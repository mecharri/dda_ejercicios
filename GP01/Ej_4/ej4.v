==> flow/design.v <==
module top_ej_4
#(
    parameter NB_DATA  =   16
)
(
    output  [NB_DATA-1 : 0]      o_y,
    input   [NB_DATA-1 : 0]      i_x,
    input                        i_rst_n,
    input                        clock
);
reg     [NB_DATA-1 : 0]      r_xm1;              
reg     [NB_DATA-1 : 0]      r_xm2;              
reg     [NB_DATA-1 : 0]      r_xm3;              
reg     [NB_DATA-1 : 0]      r_y;                
reg     [NB_DATA-1 : 0]      r_ym1;              
reg     [NB_DATA-1 : 0]      r_ym1_shifted;      
reg     [NB_DATA-1 : 0]      r_ym2;              
reg     [NB_DATA-1 : 0]      r_ym2_shifted;      
always  @(posedge clock or negedge i_rst_n )
begin
    if(!i_rst_n) begin
        r_xm1   =  0;   
        r_xm2   =  0;
        r_xm3   =  0;
        r_y     =  0;
        r_ym1   =  0;
        r_ym2   =  0;
    end
    else begin
        r_ym1_shifted = r_ym1 >>> 1;
        r_ym2_shifted = r_ym2 >>> 2;
        r_y     =  i_x + r_ym1_shifted + r_ym2_shifted- r_xm1 + r_xm2 + r_xm3 ;
        r_xm3   <=  r_xm2;
        r_xm2   <=  r_xm1;
        r_xm1   <=  i_x;
        r_ym2   <=  r_ym1;
        r_ym1   <=  r_y;
    end
end 
assign o_y = r_y;
endmodule
Reports on top_ej_4 --
The steps from the RTL of top_ej_4 to its reports follow in flow order. Lines are those of the file above, counted from 1. Library cell names are shortened. The mark -- stands for no value.
Inputs: top top_ej_4, clock input clock, standard-cell library sky130hd, timing corner tt_025C_1v80

Elaborated design --
Yosys after proc, flatten, opt, wreduce and memory -nomap, before mapping. Enables and synchronous resets that opt folds into registers are not counted as muxes. Memory bits, and registers merged into a memory's read port (data or address), are not among the register bits. Print and check cells are not counted. Equal cells are merged and count once.
Storage and ports: bits in registers 80, elaborated cells 10, output and inout port bits 16, bits of input ports 18
Operators by class: $add $sub $neg 5
Operators by type and width (count):
- 16-bit adder | 2
- 16-bit by 14-bit adder with 16-bit output | 1
- 16-bit by 15-bit adder with 16-bit output | 1
- 16-bit subtractor | 1

Longest topological paths --
Yosys ltp: most cells in a row. Word level: on the elaborated netlist, between registers, memories and ports. Mapped: between sequential cells and ports; inverters and the memories' decode and read muxes count.
Logic depth: word-level depth 5, ABC_AREA 0, mapped depth 15, depth with buffers taken out 15

After synthesis --
Yosys stat after the flow's synthesis: flattened, memories mapped to cells. It holds for the ABC_AREA given above (unset counts as 0); a run with the other value may have another netlist.
Cell types:
- dfrtp_1 | count 78, area in all 1.95E+03 sq um
- fa_1 | count 58, area in all 1.16E+03 sq um
- inv_1 | count 107, area in all 401.635 sq um
- ha_1 | count 15, area in all 187.68 sq um
- xnor2_1 | count 12, area in all 105.101 sq um
- a21oi_1 | count 8, area in all 40.038 sq um
- xor2_1 | count 4, area in all 35.034 sq um
- a21o_1 | count 4, area in all 30.029 sq um
- nor2b_1 | count 3, area in all 18.768 sq um
- o311ai_2 | count 1, area in all 16.266 sq um
- a2111oi_2 | count 1, area in all 15.014 sq um
- a311oi_2 | count 1, area in all 15.014 sq um
- and3_2 | count 2, area in all 15.014 sq um
- nor2_1 | count 4, area in all 15.014 sq um
- nor3_1 | count 3, area in all 15.014 sq um
- o21a_1 | count 2, area in all 15.014 sq um
- and3_1 | count 2, area in all 12.512 sq um
- nand4_1 | count 2, area in all 12.512 sq um
Other cell types: 19; their cells: 23.
Synthesis totals: buffers 1, chip area (Yosys) 4212.8 sq um, sequential part of the area 1951.9 sq um, mapped cells 330, flip-flops 78

Timing after synthesis --
Path of least setup slack by OpenSTA after synthesis, without wires, with an ideal clock, recovery checks aside; 20% of the period is set as input and as output delay. Where synthesis merged equal registers, the netlist keeps one of their names.
Path post-synthesis: path kind input -> register, start in i_x[2], end reg r_ym1[14], data required time 5.969 ns, delay of the path 3.052 ns, data arrival time 4.165 ns, slack 1.805 ns, clock period 6.07 ns, buffers on the path 0, stages 13, library setup time 0.101 ns, launch time at the first pin 1.214 ns, input delay 1.214 ns, synthesis period reached 4.265 ns
"delay of the path" = arrival - input delay + setup time. "stages" counts driving pins, that of a launching flip-flop among them; a cell with two outputs on the path counts twice. "synthesis period reached" is the clock period less the worst setup slack; recovery checks do not enter. This is arithmetic on one report: input and output delays are still those of the set period (20% each). Between the ends stands the longest chain of elaborated cells between them, by number of cells; it is not shown to be the way that was timed. Of several equally long chains one is given. Each line given opens the expression or statement behind the cell; cells for indexed reads and writes are added by Yosys, which also makes memories of some case tables.
Between the ends, post-synthesis: path through fa_1 -> fa_1 -> inv_1 -> fa_1 -> inv_1 -> ha_1 -> inv_1 -> fa_1 -> nor2b_1 -> o31a_1 -> o2111ai_1 -> nand2_2 -> o311ai_2, length of the longest elaborated chain 5, elaborated cells between the ends (all ways) 5, RTL lines with such cells 1, classes of those cells add/sub (5)
Ends and longest elaborated chain, post-synthesis:
- start, declared | RTL line 7 | input   [NB_DATA-1 : 0]      i_x,
- 16-bit by 15-bit adder with 16-bit output | RTL line 32 | r_y     =  i_x + r_ym1_shifted + r_ym2_shifted- r_xm1 + r_xm2 + r_xm3 ;
- 16-bit by 14-bit adder with 16-bit output | RTL line 32
- 16-bit subtractor | RTL line 32
- 16-bit adder x2 | RTL line 32
- end, assigned | RTL line 26 | r_ym1   =  0;
- end, assigned | RTL line 37 | r_ym1   <=  r_y;
- end, declared | RTL line 15 | reg     [NB_DATA-1 : 0]      r_ym1;

Timing after layout --
Path of least setup slack in the final report of flow run 1 (OpenROAD, finished layout, wires in). Where an end is a register, its clock arrival counts in the times.
Path after layout: path kind input -> register, start in i_x[2], end reg r_ym1[8], launch time at the first pin 1.08 ns, buffers on the path 1, library setup time 0.08 ns, data required time 5.65 ns, input delay 1.08 ns, data arrival time 4.68 ns, stages 14, slack 0.96 ns, clock period 5.39 ns
Between the ends stands the longest chain of elaborated cells between them, by number of cells; it is not shown to be the way that was timed. Of several equally long chains one is given.
Between the ends, after layout: path through clkdlybuf4s50_1 -> fa_1 -> fa_1 -> inv_1 -> fa_1 -> inv_1 -> ha_1 -> inv_1 -> fa_1 -> nor2b_1 -> o31a_1 -> o21ai_0 -> nor2b_1 -> xnor2_1, length of the longest elaborated chain 5, elaborated cells between the ends (all ways) 5, RTL lines with such cells 1, classes of those cells add/sub (5)
Ends and longest elaborated chain, after layout:
- start, declared | RTL line 7 | input   [NB_DATA-1 : 0]      i_x,
- 16-bit by 15-bit adder with 16-bit output | RTL line 32 | r_y     =  i_x + r_ym1_shifted + r_ym2_shifted- r_xm1 + r_xm2 + r_xm3 ;
- 16-bit by 14-bit adder with 16-bit output | RTL line 32
- 16-bit subtractor | RTL line 32
- 16-bit adder x2 | RTL line 32
- end, assigned | RTL line 26 | r_ym1   =  0;
- end, assigned | RTL line 37 | r_ym1   <=  r_y;
- end, declared | RTL line 15 | reg     [NB_DATA-1 : 0]      r_ym1;

==> runs of top_ej_4 <==
Measured data: module top_ej_4, platform sky130hd, 2 stored runs of the flow under differing settings, order arbitrary. Input and output delays are each 20% of the period that was set; the output load is 0.01 pF.
By "reached clock period" is meant the clock period of the run minus its worst setup slack. This is arithmetic on one report: input and output delays are still those of the set period (20% each).
"worst setup path time" means the part of the period allowed to the worst setup path (the constraints hold back 20% at inputs and 20% at outputs) less its slack; where the path has registers, the arrival times of their clocks count too.

* Flow run 1 | settings: period_ns 5.39; CORE_UTILIZATION 37; SETUP_SLACK_MARGIN 0.18; PLACE_DENSITY_LB_ADDON 0.08; CORE_MARGIN 5; CELL_PAD_IN_SITES_GLOBAL_PLACEMENT 3; CAP_MARGIN 30; MIN_ROUTING_LAYER met1; SLEW_MARGIN 20 | results: worst hold slack 0.370 ns; reached clock period 4.426 ns; smallest setup slack 0.964 ns; worst setup path time 3.35 ns; worst setup path kind input -> register; post-layout utilization 44.4%; die area 13620.1 sq um; synthesis area 4212.8 sq um; setup TNS 0.000 ns; standard-cell area after layout 5004.8 sq um
* Flow run 2 | settings: period_ns 6.28; CORE_UTILIZATION 47; PLACE_DENSITY 0.44; HOLD_SLACK_MARGIN 0.09; CORE_MARGIN 2; CELL_PAD_IN_SITES_GLOBAL_PLACEMENT 0; CELL_PAD_IN_SITES_DETAIL_PLACEMENT 2; ABC_AREA 0; CTS_CLUSTER_SIZE 33; MAX_ROUTING_LAYER met5; CAP_MARGIN 20; SLEW_MARGIN 20 | results: worst hold slack 0.384 ns; reached clock period 4.755 ns; smallest setup slack 1.525 ns; worst setup path time 3.50 ns; worst setup path kind input -> register; post-layout utilization 55.2%; die area 9736.8 sq um; synthesis area 4212.8 sq um; setup TNS 0.000 ns; standard-cell area after layout 4814.6 sq um
