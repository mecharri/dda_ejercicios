==> flow/design.v <==
module counter 
	#(
		parameter NB_SW = 3,
		parameter NB_COUNT = 32
	)
	(
		output				o_valid,
		input [NB_SW-1:0]	i_sw,
		input				i_reset,
		input				clock
	);
	localparam R0 = (2**(NB_COUNT-10))-1;
	localparam R1 = (2**(NB_COUNT-9)) -1;
	localparam R2 = (2**(NB_COUNT-8)) -1;
	localparam R3 = (2**(NB_COUNT-7)) -1;
	wire [NB_COUNT-1 : 0]	limit_ref;
	reg [NB_COUNT:0]  		counter;
	reg 					valid;
	assign limit_ref = (i_sw[2:1] == 2'b00)? R0 :
		(i_sw[2:1] == 2'b01)? R1 :
		(i_sw[2:1] == 2'b10)? R2 : R3;
	always @(posedge clock) begin
		if(i_reset) begin
			counter <= {NB_COUNT {1'b0}}; 
			valid <= 1'b0;
		end
		else if(i_sw[0]) begin
			if(counter >= limit_ref) begin
				counter <= {NB_COUNT {1'b0}}; 
				valid <= 1'b1;
			end
			else begin
				counter <= counter + {{NB_COUNT-1 {1'b0}}, 1'b1};
				valid <= 1'b0;
			end
		end
		else begin
			counter <= counter;
			valid <= 1'b0; 
		end
	end
	assign o_valid = valid;
endmodule
module shiftreg
	#(
		parameter NB_LEDS = 4
	)
	(
	output	[NB_LEDS-1:0] 	o_led,
	input					i_valid,
	input					i_reset,
	input 					clock
);
	reg [NB_LEDS -1 :0]	shitfregister;
	always @(posedge clock) begin
		if(i_reset) begin
			shitfregister <= {{(NB_LEDS-2){1'b0}},1'b1};
		end
		else if(i_valid) begin
			shitfregister <= {shitfregister[NB_LEDS-2:0],shitfregister[NB_LEDS-1]};
		end
		else begin
			shitfregister <= shitfregister;
		end
	end
	assign o_led = shitfregister;
endmodule
module top_shift_led
	#(
		parameter NB_LEDS = 4,
		parameter NB_SW = 3,
		parameter NB_COUNT = 32
	)
	(
		output 	[NB_LEDS-1:0] 	o_led,
		output 	[NB_LEDS-1:0] 	o_led_b,
		output 	[NB_LEDS-1:0] 	o_led_g,
		input 	[NB_SW:0] 	i_sw,
		input 					i_reset,
		input 					clock
);
	wire 				connect_count_to_sr;
	wire [NB_LEDS-1:0]	w_leds;
	counter
			#(
				.NB_SW		(NB_SW),
				.NB_COUNT	(NB_COUNT)
			)
	u_counter
		   	(
			 	.o_valid	(connect_count_to_sr),
				.i_sw		(i_sw[NB_SW-2:0]),
			   	.i_reset	(i_reset),
			   	.clock 		(clock)
		   	);
	shiftreg
			#(
				.NB_LEDS	(NB_LEDS)
			)
		   	u_shiftreg
			(
				.o_led	(w_leds),
			   .i_valid	(connect_count_to_sr),
			   .i_reset	(i_reset),
			   .clock(clock)
			);
	assign o_led 	= w_leds;
	assign o_led_b 	= (i_sw[NB_SW-1] == 1'b0) ? w_leds : {NB_LEDS{1'b0}};
	assign o_led_g	= (i_sw[NB_SW-1] == 1'b1) ? w_leds : {NB_LEDS{1'b0}};
endmodule
# Step by step through the tools: top_shift_led
# The steps from the RTL of top_shift_led to its reports follow in flow order.
# Line numbers count from 1 in the design file above.
# Operators: Yosys type, input widths -> output width; for muxes data width and select width s.
# Cell names lack the library's common part.
# The mark n/a stands for no value.
dict set report design {
  top {top_shift_led}
  clk_port {clock}
  library {sky130hd}
  corner {tt_025C_1v80}
}

# After elaboration
# Counts by Yosys on the flattened word-level netlist (proc, flatten, opt, wreduce; memories kept). Register bits leave out memories and registers merged into their read ports (data or address); mux counts leave out enables and synchronous resets folded into registers. Print and check cells are left out. Cells with the same type and inputs are merged into one.
dict set report word_totals {
  ff_bits 38
  in_bits 6
  output_inout_bits 12
}
dict set report op_classes {
  add_sub_neg 1
  n_cmp 1
  muxes 6
  logic 1
  n_reduce_logical 2
}
# op count
set op_table {}
lappend op_table {{$add 33x1->33 const B} 1}
lappend op_table {{$ge 33x32->1} 1}
lappend op_table {{$mux 33} 1}
lappend op_table {{$mux 32} 1}
lappend op_table {{$mux 25} 1}
lappend op_table {{$mux 4} 2}
lappend op_table {{$logic_not 2->1} 1}
lappend op_table {{$reduce_or 2->1} 1}
lappend op_table {{$not 1->1} 1}
lappend op_table {{$mux 1} 1}

# Logic depth
# Yosys ltp: most cells in a row. Word level: on the elaborated netlist, between registers, memories and ports. Mapped: between sequential cells and ports; inverters and the memories' decode and read muxes count.
dict set report logic_depth {
  ltp_word 4
  ABC_AREA 0
  depth_mapped 7
}

# Mapped cells and area
# Yosys stat after the flow's synthesis: flattened, memories mapped to cells. It holds for the ABC_AREA given above (unset counts as 0); a run with the other value may have another netlist.
# Totals and module areas in this step are rounded.
# cell count
set types {}
lappend types {dfxtp_1 38}
lappend types {xor2_1 20}
lappend types {nor2_1 38}
lappend types {nand4_1 16}
lappend types {xnor2_1 11}
lappend types {mux2i_1 5}
lappend types {nand3_1 10}
lappend types {nand2_1 12}
lappend types {nor3_1 7}
lappend types {buf_6 3}
lappend types {and2_1 5}
lappend types {nor2_2 5}
lappend types {nor4_1 5}
lappend types {inv_1 7}
lappend types {o311ai_4 1}
lappend types {ha_1 2}
lappend types {nor2b_1 4}
lappend types {and3_1 3}
# Other cell types: 13; their cells: 19.
dict set report synth_totals {
  cell_count 211
  yosys_area_um2 1830
  seqArea_um2 761
  ffs 38
}
# By module: a second synthesis without flattening, with its own total; a netlist apart from the flattened one above.
dict set report unflattened {
  hier_cells 218
  area_unflattened_um2 1920
}
# Each row is one instance without its submodules.
# mod instances n_cells area_um2 mod_seq_area_um2
set modules {}
lappend modules {counter 1 196 1720 681}
lappend modules {{shiftreg #(NB_LEDS=4)} 1 13 144 80.1}
lappend modules {top_shift_led 1 9 53.8 0.0}

# Worst setup path after synthesis
# OpenSTA on the mapped netlist: ideal clock, no wires. The path of least setup slack (recovery checks aside). Input and output delay are each 20% of the period. Register names are those of the netlist, which keeps one name where synthesis merged equal registers.
dict set report synth_timing {
  path_kind {input to register}
  start {in i_sw[0]}
  end {reg u_counter.counter[17]}
  clock_period_ns 2.13
  in_delay_ns 0.426
  setup_time_ns 0.115
  t_first_pin_ns 0.426
  t_arrival_ns 1.831
  t_required_ns 2.015
  setup_slack_ns 0.184
  delay_ns 1.520
  path_stages 7
  synth_period_reached_ns 1.946
}
# "delay_ns" is the arrival time less input delay plus setup time.
# "path_stages": output pins that drive a net of the path, with the launching flip-flop's if there is one; two outputs of one cell count as two.
# "synth_period_reached_ns" = period - worst setup slack (recovery checks aside). The figure is calculated, with input and output delays left at 20% of the set period.
# A register here has more assigning lines than the two given.
dict set report synth_between {
  cell_sequence {clkbuf_1 > nand4_1 > o31ai_1 > nand2_1 > o311ai_4 > buf_6 > nor2_1}
}
# element line_no
set synth_lines {}
lappend synth_lines {{from (decl)} 78} ;# input [NB_SW:0] i_sw,
lappend synth_lines {{to (assign)} 33} ;# counter <= counter + {{NB_COUNT-1 {1'b0}}, 1'b1};
lappend synth_lines {{to (assign)} 38} ;# counter <= counter;
lappend synth_lines {{to (decl)} 17} ;# reg [NB_COUNT:0] counter;
# No chain of elaborated cells between the ends is given.

# Path in the finished layout
# Path of least setup slack in the final report of stored run 1 (OpenROAD, finished layout, wires in). Where an end is a register, its clock arrival counts in the times.
dict set report layout_timing {
  path_kind {input to output}
  start {in i_sw[2]}
  end {out o_led_g[2]}
  clock_period_ns 3.74
  in_delay_ns 0.75
  t_first_pin_ns 0.75
  t_arrival_ns 2.04
  t_required_ns 2.99
  setup_slack_ns 0.95
  path_stages 3
}
# Between the ends stands the longest chain of elaborated cells between them, by number of cells; it is not shown to be the way that was timed. Of several equally long chains one is given.
# Each line given opens the expression or statement behind the cell; cells for indexed reads and writes are added by Yosys, which also makes memories of some case tables.
dict set report layout_between {
  cell_sequence {clkdlybuf4s50_1 > and2_1 > clkdlybuf4s50_1}
  elab_chain_len 1
  cells_between 1
  cone_lines 1
  classes_between {1 x mux}
}
# element line_no
set layout_lines {}
lappend layout_lines {{from (decl)} 78} ;# input [NB_SW:0] i_sw,
lappend layout_lines {{$mux 4} 109} ;# assign o_led_g = (i_sw[NB_SW-1] == 1'b1) ? w_leds : {NB_LEDS{1'b0}};
lappend layout_lines {{to (decl)} 77} ;# output [NB_LEDS-1:0] o_led_g,

# Settings and measured results of 2 stored flow runs for module top_shift_led (sky130hd), not sorted in any way. The constraints put input and output delay at 20% of the set period each and load the outputs with 0.01 pF.
# "timing.achieved_period_ns" = clock period - worst setup slack. The figure is calculated, with input and output delays left at 20% of the set period.
# "worst_path_allowed_less_slack_ns" is the time allowed to the run's worst setup path (the clock period less input and output delay, where it has them) less its slack. Clock arrival times count: a late capture clock shortens it, a late launch clock lengthens it.
# "power_total_uw" rests on the timing tool's default activity at the inputs, not on a simulated workload.
# The measured numbers are rounded.
run="stored run 1" settings period_ns=3.74 CORE_UTILIZATION=42 SETUP_SLACK_MARGIN=0.25 CORE_ASPECT_RATIO=1.99 CORE_MARGIN=9 GPL_TIMING_DRIVEN=1 CTS_CLUSTER_DIAMETER=83 MAX_ROUTING_LAYER="met4" CAP_MARGIN=20 SLEW_MARGIN=20
run="stored run 1" results worstSetupSlack_ns=0.955 layout_stdcell_area_um2=2140 timing.achieved_period_ns=2.785 die_area_um2=7200 total_negative_slack_ns=0.000 worst_path_allowed_less_slack_ns=1.29 critical_path_kind="input to output" fin_util_pct=51.3 worst_hold_slack_ns=0.520 synth_area_um2=1830 power_total_uw=728
run="stored run 2" settings period_ns=1.54 CAP_MARGIN=20 CORE_MARGIN=2 CORE_UTILIZATION=40 SLEW_MARGIN=20
run="stored run 2" results worstSetupSlack_ns=-0.456 layout_stdcell_area_um2=2720 timing.achieved_period_ns=1.996 die_area_um2=5130 total_negative_slack_ns=-14.1 worst_path_allowed_less_slack_ns=2.00 critical_path_kind="register to register" fin_util_pct=62.1 worst_hold_slack_ns=0.507 synth_area_um2=1830 power_total_uw=1830
