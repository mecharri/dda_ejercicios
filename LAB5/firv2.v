==> flow/design.v <==
module firv2(
           o_data,
           i_data,
           i_enable,
           clock
           );
   parameter NB_DATA   = 8;
   parameter NBF_DATA  = 7;
   parameter NB_COEFF  = 8;
   parameter NBF_COEFF = 7;
   parameter N_COEFFS  = 15;
   localparam NB_DOT       = NB_DATA + NB_COEFF;
   localparam NBF_DOT      = NBF_DATA + NBF_COEFF;
   localparam NB_ADD       = NB_DOT + 4;
   localparam NBF_ADD      = NBF_DOT;
   localparam NB_DATA_OUT  = NB_DATA;
   localparam NBF_DATA_OUT = NBF_DATA;
   localparam NBI_ADD      = NB_ADD-NBF_ADD;
   localparam NBI_DATA_OUT = NB_DATA_OUT-NBF_DATA_OUT;
   localparam NB_SAT       = NBI_ADD-NBI_DATA_OUT;
   output reg signed [NB_DATA_OUT - 1 : 0] o_data;
   input [NB_DATA                 - 1 : 0] i_data;
   input                                   i_enable;
   input                                   clock;
   reg signed  [NB_DATA - 1 : 0] data_r;
   reg signed [NB_COEFF  - 1 : 0] coeff[N_COEFFS - 1 : 0];
   wire signed [NB_DATA  - 1 : 0] datam[N_COEFFS - 1 : 0];
      wire signed [NB_DOT   - 1 : 0] dots[N_COEFFS - 1 : 0];
   (* srl_style = "srl_register" *)reg [NB_DATA*N_COEFFS - 1 : 0] shift_data;
   reg signed [NB_ADD           - 1 : 0] tmp_add_data;
   wire signed [NB_DATA_OUT-1:0] add_trunc;
   integer                        ptr;
   always@(posedge clock) begin
  coeff[0]  <= 8'd0;
  coeff[1]  <= 8'd0;
  coeff[2]  <= 8'd1;
  coeff[3]  <= 8'd4;
  coeff[4]  <= 8'd10;
  coeff[5]  <= 8'd16;
  coeff[6]  <= 8'd21;
  coeff[7]  <= 8'd24;
  coeff[8]  <= 8'd21;
  coeff[9]  <= 8'd16;
  coeff[10]  <= 8'd10;
  coeff[11]  <= 8'd4;
  coeff[12]  <= 8'd1;
  coeff[13]  <= 8'd0;
  coeff[14]  <= 8'd0;
end
   always@(posedge clock)
     data_r <= i_data;
   always@(posedge clock) begin
      if(i_enable)
        shift_data <= {{shift_data[(N_COEFFS-1)*NB_DATA - 1 -: (N_COEFFS-1)*NB_DATA]},data_r};
      else
        shift_data <= shift_data;
   end
   generate
      genvar                     ptr_dot;
      for(ptr_dot=0;ptr_dot<N_COEFFS;ptr_dot=ptr_dot+1) begin:dots_prod
         assign datam[ptr_dot] = shift_data[(ptr_dot+1)*NB_DATA - 1 -: NB_DATA];
            assign dots[ptr_dot]  = datam[ptr_dot]*coeff[ptr_dot];
      end
   endgenerate
   always@(*) begin
      tmp_add_data = $signed({NB_ADD{1'b0}});
      for(ptr=0;ptr<N_COEFFS;ptr=ptr+1) begin
         tmp_add_data = tmp_add_data + $signed({{NB_ADD-NB_DOT{dots[ptr][NB_DOT-1]}},dots[ptr]});
      end
   end
   assign add_trunc = (~|tmp_add_data[NB_ADD-1 -: NB_SAT+1] || &tmp_add_data[NB_ADD-1 -: NB_SAT+1]) ? 
                      tmp_add_data[NB_ADD-NB_SAT-1 -: NB_DATA_OUT] : (tmp_add_data[NB_ADD-1]) ? {{1'b1},{NB_DATA_OUT-1{1'b0}}}:{{1'b0},{NB_DATA_OUT-1{1'b1}}};
   always@(posedge clock) begin
      if(i_enable)      
        o_data <= add_trunc;
      else
        o_data <= o_data;
   end
endmodule  
Tool chain data of firv2
Tool output for the design above, in the order of the flow.
Line numbers count from 1 in the design file above.
Library cell names are shortened.
{"block": "design", "top": "firv2", "clock_port": "clock", "library": "sky130hd", "lib_corner": "tt_025C_1v80"}

Word-level counts
Counts by Yosys on the flattened word-level netlist (proc, flatten, opt, wreduce). Print and check cells are left out. Cells with the same type and inputs are merged into one.
{"block": "bits", "regBits": 120, "output_inout_bits": 8}
{"block": "op_classes", "add_sub_neg": 10, "n_mul": 5, "muxes": 2, "reduce_logical": 4}
{"block": "op_table", "operator": "8-bit by 6-bit multiplier with 14-bit output (second input constant)", "n": 2}
{"block": "op_table", "operator": "8-bit by 4-bit multiplier with 12-bit output (second input constant)", "n": 2}
{"block": "op_table", "operator": "8-bit by 3-bit multiplier with 11-bit output (second input constant)", "n": 1}
{"block": "op_table", "operator": "19-bit by 13-bit adder with 20-bit output", "n": 1}
{"block": "op_table", "operator": "20-bit by 10-bit adder with 20-bit output", "n": 1}
{"block": "op_table", "operator": "20-bit by 8-bit adder with 20-bit output", "n": 1}
{"block": "op_table", "operator": "18-bit by 12-bit adder with 19-bit output", "n": 1}
{"block": "op_table", "operator": "17-bit by 14-bit adder with 18-bit output", "n": 1}
{"block": "op_table", "operator": "16-bit by 14-bit adder with 17-bit output", "n": 1}
{"block": "op_table", "operator": "15-bit by 14-bit adder with 16-bit output", "n": 1}
{"block": "op_table", "operator": "8-bit 2-to-1 mux", "n": 2}
{"block": "op_table", "operator": "14-bit by 12-bit adder with 15-bit output", "n": 1}
{"block": "op_table", "operator": "11-bit by 13-bit adder with 14-bit output", "n": 1}
{"block": "op_table", "operator": "8-bit by 10-bit adder with 11-bit output", "n": 1}
{"block": "op_table", "operator": "6-bit AND reduction", "n": 1}
{"block": "op_table", "operator": "6-bit OR reduction", "n": 1}
{"block": "op_table", "operator": "1-bit logical OR", "n": 1}
{"block": "op_table", "operator": "1-bit zero test", "n": 1}

Depth
Yosys ltp: most cells in a row. Word level: on the elaborated netlist, between registers, memories and ports. Mapped: between sequential cells and ports; inverters and the memories' decode and read muxes count.
{"block": "logic_depth", "depth_word": 14, "ABC_AREA": 1, "mapped_depth": 36, "depth_no_buf": 36}

Synthesis result
The flow's flattened synthesis, as Yosys stat reports it; memories are mapped. The netlist is that of the ABC_AREA named above (0 if unset); the other value can give another one.
Totals and module areas in this step are rounded.
{"block": "synth_totals", "cell_count": 852, "area_um2": 9600, "sequential_area_um2": 3500, "ff_cells": 120, "buf_cells": 0}
{"block": "types", "cell_type": "edfxtp_1", "n": 112, "area_total_um2": 3.36E+03}
{"block": "types", "cell_type": "fa_1", "n": 131, "area_total_um2": 2.62E+03}
{"block": "types", "cell_type": "ha_1", "n": 104, "area_total_um2": 1.3E+03}
{"block": "types", "cell_type": "inv_1", "n": 297, "area_total_um2": 1.11E+03}
{"block": "types", "cell_type": "nand2_1", "n": 75, "area_total_um2": 281.52}
{"block": "types", "cell_type": "dfxtp_1", "n": 8, "area_total_um2": 160.154}
{"block": "types", "cell_type": "xor2_1", "n": 18, "area_total_um2": 157.651}
{"block": "types", "cell_type": "a21oi_1", "n": 28, "area_total_um2": 140.134}
{"block": "types", "cell_type": "xnor2_1", "n": 12, "area_total_um2": 105.101}
{"block": "types", "cell_type": "nor2_1", "n": 17, "area_total_um2": 63.811}
{"block": "types", "cell_type": "nand2_2", "n": 9, "area_total_um2": 56.304}
{"block": "types", "cell_type": "nand3_1", "n": 8, "area_total_um2": 40.038}
{"block": "types", "cell_type": "nand3_2", "n": 4, "area_total_um2": 40.038}
{"block": "types", "cell_type": "o21ai_0", "n": 7, "area_total_um2": 35.034}
{"block": "types", "cell_type": "o21bai_1", "n": 3, "area_total_um2": 22.522}
{"block": "types", "cell_type": "nor2_2", "n": 3, "area_total_um2": 18.768}
{"block": "types", "cell_type": "a21oi_2", "n": 2, "area_total_um2": 17.517}
{"block": "types", "cell_type": "a31oi_1", "n": 2, "area_total_um2": 12.512}
Not listed: further types 9, cells in them 12.

Path before layout
Source: OpenSTA report_checks on the synthesized netlist (no wires, ideal clock, input and output delay 20% of the period each), path of least setup slack; recovery checks are left aside. Register names are those of the netlist, which keeps one name where synthesis merged equal registers.
{"block": "synth_path", "path_kind": "register to register", "from": "register shift_data[35]", "to": "register o_data[0]", "clock_period_ns": 15.0, "launch_ns": 0.000, "arrival_time_ns": 6.912, "path_slack_ns": 7.832, "path_delay_ns": 7.167, "stages": 35, "path_buffers": 0, "synth_period_reached_ns": 7.168}
"path_delay_ns" = arrival - input delay + setup time.
"stages": output pins that drive a net of the path, with the launching flip-flop's if there is one; two outputs of one cell count as two.
"synth_period_reached_ns" = period - worst setup slack (recovery checks aside). The figure is calculated, with input and output delays left at 20% of the set period.
Between the ends stands the longest chain of elaborated cells between them, by number of cells; it is not shown to be the way that was timed. Of several equally long chains one is given.
Each line given opens the expression or statement behind the cell; cells for indexed reads and writes are added by Yosys, which also makes memories of some case tables.
{"block": "synth_via", "path_cell_list": "edfxtp_1 -> ha_1 -> ha_1 -> inv_1 -> fa_1 -> o21ai_0 -> a21oi_1 -> inv_1 -> a21oi_1 -> nor2_1 -> xnor2_1 -> inv_1 -> fa_1 -> inv_1 -> fa_1 -> inv_1 -> fa_1 -> fa_1 -> fa_1 -> inv_1 -> fa_1 -> inv_1 -> ha_1 -> nand2_1 -> inv_2 -> nand2_2 -> inv_1 -> a21oi_2 -> nand2_1 -> nand2_1 -> nand2_1 -> nor2_1 -> nand4_2 -> nand3_2 -> nand2_1", "elab_chain_len": 14}
{"block": "synth_lines", "element": "start: declaration", "line": 29, "text": "(* srl_style = \"srl_register\" *)reg [NB_DATA*N_COEFFS - 1 : 0] shift_data;"}
{"block": "synth_lines", "element": "start: assignment", "line": 54, "text": "shift_data <= {{shift_data[(N_COEFFS-1)*NB_DATA - 1 -: (N_COEFFS-1)*NB_DATA]},data_r};"}
{"block": "synth_lines", "element": "start: assignment", "line": 56, "text": "shift_data <= shift_data;"}
{"block": "synth_lines", "element": "8-bit by 4-bit multiplier with 12-bit output", "line": 62, "text": "assign dots[ptr_dot]  = datam[ptr_dot]*coeff[ptr_dot];"}
{"block": "synth_lines", "element": "11-bit by 13-bit adder with 14-bit output", "line": 68, "text": "tmp_add_data = tmp_add_data + $signed({{NB_ADD-NB_DOT{dots[ptr][NB_DOT-1]}},dots[ptr]});"}
{"block": "synth_lines", "element": "14-bit by 12-bit adder with 15-bit output", "line": 68}
{"block": "synth_lines", "element": "15-bit by 14-bit adder with 16-bit output", "line": 68}
{"block": "synth_lines", "element": "16-bit by 14-bit adder with 17-bit output", "line": 68}
{"block": "synth_lines", "element": "17-bit by 14-bit adder with 18-bit output", "line": 68}
{"block": "synth_lines", "element": "18-bit by 12-bit adder with 19-bit output", "line": 68}
{"block": "synth_lines", "element": "19-bit by 13-bit adder with 20-bit output", "line": 68}
{"block": "synth_lines", "element": "20-bit by 10-bit adder with 20-bit output", "line": 68}
{"block": "synth_lines", "element": "20-bit by 8-bit adder with 20-bit output", "line": 68}
{"block": "synth_lines", "element": "6-bit OR reduction", "line": 71, "text": "assign add_trunc = (~|tmp_add_data[NB_ADD-1 -: NB_SAT+1] || &tmp_add_data[NB_ADD-1 -: NB_SAT+1]) ?"}
{"block": "synth_lines", "element": "1-bit zero test", "line": 71}
{"block": "synth_lines", "element": "1-bit logical OR", "line": 71}
{"block": "synth_lines", "element": "8-bit 2-to-1 mux", "line": 71}
{"block": "synth_lines", "element": "end: assignment", "line": 75, "text": "o_data <= add_trunc;"}
{"block": "synth_lines", "element": "end: assignment", "line": 77, "text": "o_data <= o_data;"}
{"block": "synth_lines", "element": "end: declaration", "line": 21, "text": "output reg signed [NB_DATA_OUT - 1 : 0] o_data;"}

Timing after layout
From the final timing report of flow run A: the path of least setup slack in the routed layout; clock arrival at registers is part of the times.
{"block": "layout_path", "path_kind": "register to register", "from": "register shift_data[83]", "to": "register o_data[0]", "clock_period_ns": 9.0, "launch_ns": 0.43, "arrival_time_ns": 7.41, "path_slack_ns": 1.78, "stages": 33, "path_buffers": 0}
Between the ends stands the longest chain of elaborated cells between them, by number of cells; it is not shown to be the way that was timed. Of several equally long chains one is given.
{"block": "layout_via", "path_cell_list": "edfxtp_1 -> ha_1 -> ha_2 -> inv_2 -> fa_2 -> o21ai_2 -> nand2_1 -> nand2_1 -> a21oi_2 -> nor2_2 -> xor2_2 -> inv_1 -> fa_1 -> inv_2 -> fa_1 -> inv_1 -> fa_1 -> fa_1 -> inv_2 -> fa_1 -> inv_1 -> fa_1 -> inv_2 -> ha_4 -> nand2_4 -> nor4_2 -> nand2_1 -> nand3_1 -> nand2_2 -> nor2_2 -> nand3_2 -> nand3_4 -> nand2_1", "elab_chain_len": 8}
{"block": "layout_lines", "element": "start: declaration", "line": 29, "text": "(* srl_style = \"srl_register\" *)reg [NB_DATA*N_COEFFS - 1 : 0] shift_data;"}
{"block": "layout_lines", "element": "start: assignment", "line": 54, "text": "shift_data <= {{shift_data[(N_COEFFS-1)*NB_DATA - 1 -: (N_COEFFS-1)*NB_DATA]},data_r};"}
{"block": "layout_lines", "element": "start: assignment", "line": 56, "text": "shift_data <= shift_data;"}
{"block": "layout_lines", "element": "8-bit by 4-bit multiplier with 12-bit output", "line": 62, "text": "assign dots[ptr_dot]  = datam[ptr_dot]*coeff[ptr_dot];"}
{"block": "layout_lines", "element": "19-bit by 13-bit adder with 20-bit output", "line": 68, "text": "tmp_add_data = tmp_add_data + $signed({{NB_ADD-NB_DOT{dots[ptr][NB_DOT-1]}},dots[ptr]});"}
{"block": "layout_lines", "element": "20-bit by 10-bit adder with 20-bit output", "line": 68}
{"block": "layout_lines", "element": "20-bit by 8-bit adder with 20-bit output", "line": 68}
{"block": "layout_lines", "element": "6-bit OR reduction", "line": 71, "text": "assign add_trunc = (~|tmp_add_data[NB_ADD-1 -: NB_SAT+1] || &tmp_add_data[NB_ADD-1 -: NB_SAT+1]) ?"}
{"block": "layout_lines", "element": "1-bit zero test", "line": 71}
{"block": "layout_lines", "element": "1-bit logical OR", "line": 71}
{"block": "layout_lines", "element": "8-bit 2-to-1 mux", "line": 71}
{"block": "layout_lines", "element": "end: assignment", "line": 75, "text": "o_data <= add_trunc;"}
{"block": "layout_lines", "element": "end: assignment", "line": 77, "text": "o_data <= o_data;"}
{"block": "layout_lines", "element": "end: declaration", "line": 21, "text": "output reg signed [NB_DATA_OUT - 1 : 0] o_data;"}

Lab notebook: firv2

Record of 2 stored runs of the RTL-to-layout flow on firv2, platform sky130hd. The runs are unordered. Constraints: input delay and output delay 20% of the set period each, output load 0.01 pF.
By "achievedPeriod_ns" is meant the clock period of the run minus its worst setup slack. This is arithmetic on one report: input and output delays are still those of the set period (20% each).
"worst_path_time_ns" = time allowed to the worst setup path (clock period - input delay - output delay, where it has them) - its slack; a late launch clock adds to it, a late capture clock takes from it.
Values from the reports are rounded here.

Flow run A
==> flow/run.sh <==
#!/bin/bash
# the make line also repeats the synthesis and layout settings of config.mk as NAME=value (left out here)
make -C /OpenROAD-flow-scripts/flow DESIGN_CONFIG=/design/flow/config.mk WORK_HOME=/design/flow/orfs CLKGATE_MAP_FILE= finish
==> flow/config.mk <==
export PLATFORM = sky130hd
export DESIGN_NAME = firv2
export DESIGN_NICKNAME = firv2
export VERILOG_FILES = /design/flow/design.v
export SDC_FILE = /design/flow/constraint.sdc
export NUM_CORES = 4
export LEC_CHECK = 0
export ABC_AREA = 1
export CAP_MARGIN = 40
export CORE_MARGIN = 2
export CORE_UTILIZATION = 19
export GPL_TIMING_DRIVEN = 0
export MAX_ROUTING_LAYER = met4
export PLACE_DENSITY = 0.8
export SETUP_SLACK_MARGIN = 1.58
export SLEW_MARGIN = 20
export TNS_END_PERCENT = 15
==> flow/constraint.sdc <==
create_clock -name core_clock -period 9.0 [get_ports {clock}]
set_input_delay 1.8000 -clock core_clock [delete_from_list [all_inputs] [get_ports {clock}]]
set_output_delay 1.8000 -clock core_clock [all_outputs]
set_load 0.01 [all_outputs]

==> results of flow run A, as JSON <==
{
  "achievedPeriod_ns": 7.225,
  "worst_setup_slack_ns": 1.8,
  "finalCellArea_um2": 12000,
  "synthArea_um2": 9600,
  "die_um2": 53000,
  "worst_path_time_ns": 7.22,
  "worst_setup_path_type": "register to register",
  "fin_tns_ns": 0.000,
  "holdWs_ns": 0.40,
  "finalUtil_pct": 23
}

Flow run B
==> flow/run.sh <==
#!/bin/bash
# the make line also repeats the synthesis and layout settings of config.mk as NAME=value (left out here)
make -C /OpenROAD-flow-scripts/flow DESIGN_CONFIG=/design/flow/config.mk WORK_HOME=/design/flow/orfs CLKGATE_MAP_FILE= finish
==> flow/config.mk <==
export PLATFORM = sky130hd
export DESIGN_NAME = firv2
export DESIGN_NICKNAME = firv2
export VERILOG_FILES = /design/flow/design.v
export SDC_FILE = /design/flow/constraint.sdc
export NUM_CORES = 4
export LEC_CHECK = 0
export CAP_MARGIN = 20
export CORE_MARGIN = 2
export CORE_UTILIZATION = 36
export SLEW_MARGIN = 20
==> flow/constraint.sdc <==
create_clock -name core_clock -period 7.99 [get_ports {clock}]
set_input_delay 1.5980 -clock core_clock [delete_from_list [all_inputs] [get_ports {clock}]]
set_output_delay 1.5980 -clock core_clock [all_outputs]
set_load 0.01 [all_outputs]

==> results of flow run B, as JSON <==
{
  "achievedPeriod_ns": 7.689,
  "worst_setup_slack_ns": 0.30,
  "finalCellArea_um2": 11000,
  "synthArea_um2": 9500,
  "die_um2": 28000,
  "worst_path_time_ns": 7.69,
  "worst_setup_path_type": "register to register",
  "fin_tns_ns": 0.000,
  "holdWs_ns": 0.40,
  "finalUtil_pct": 42
}
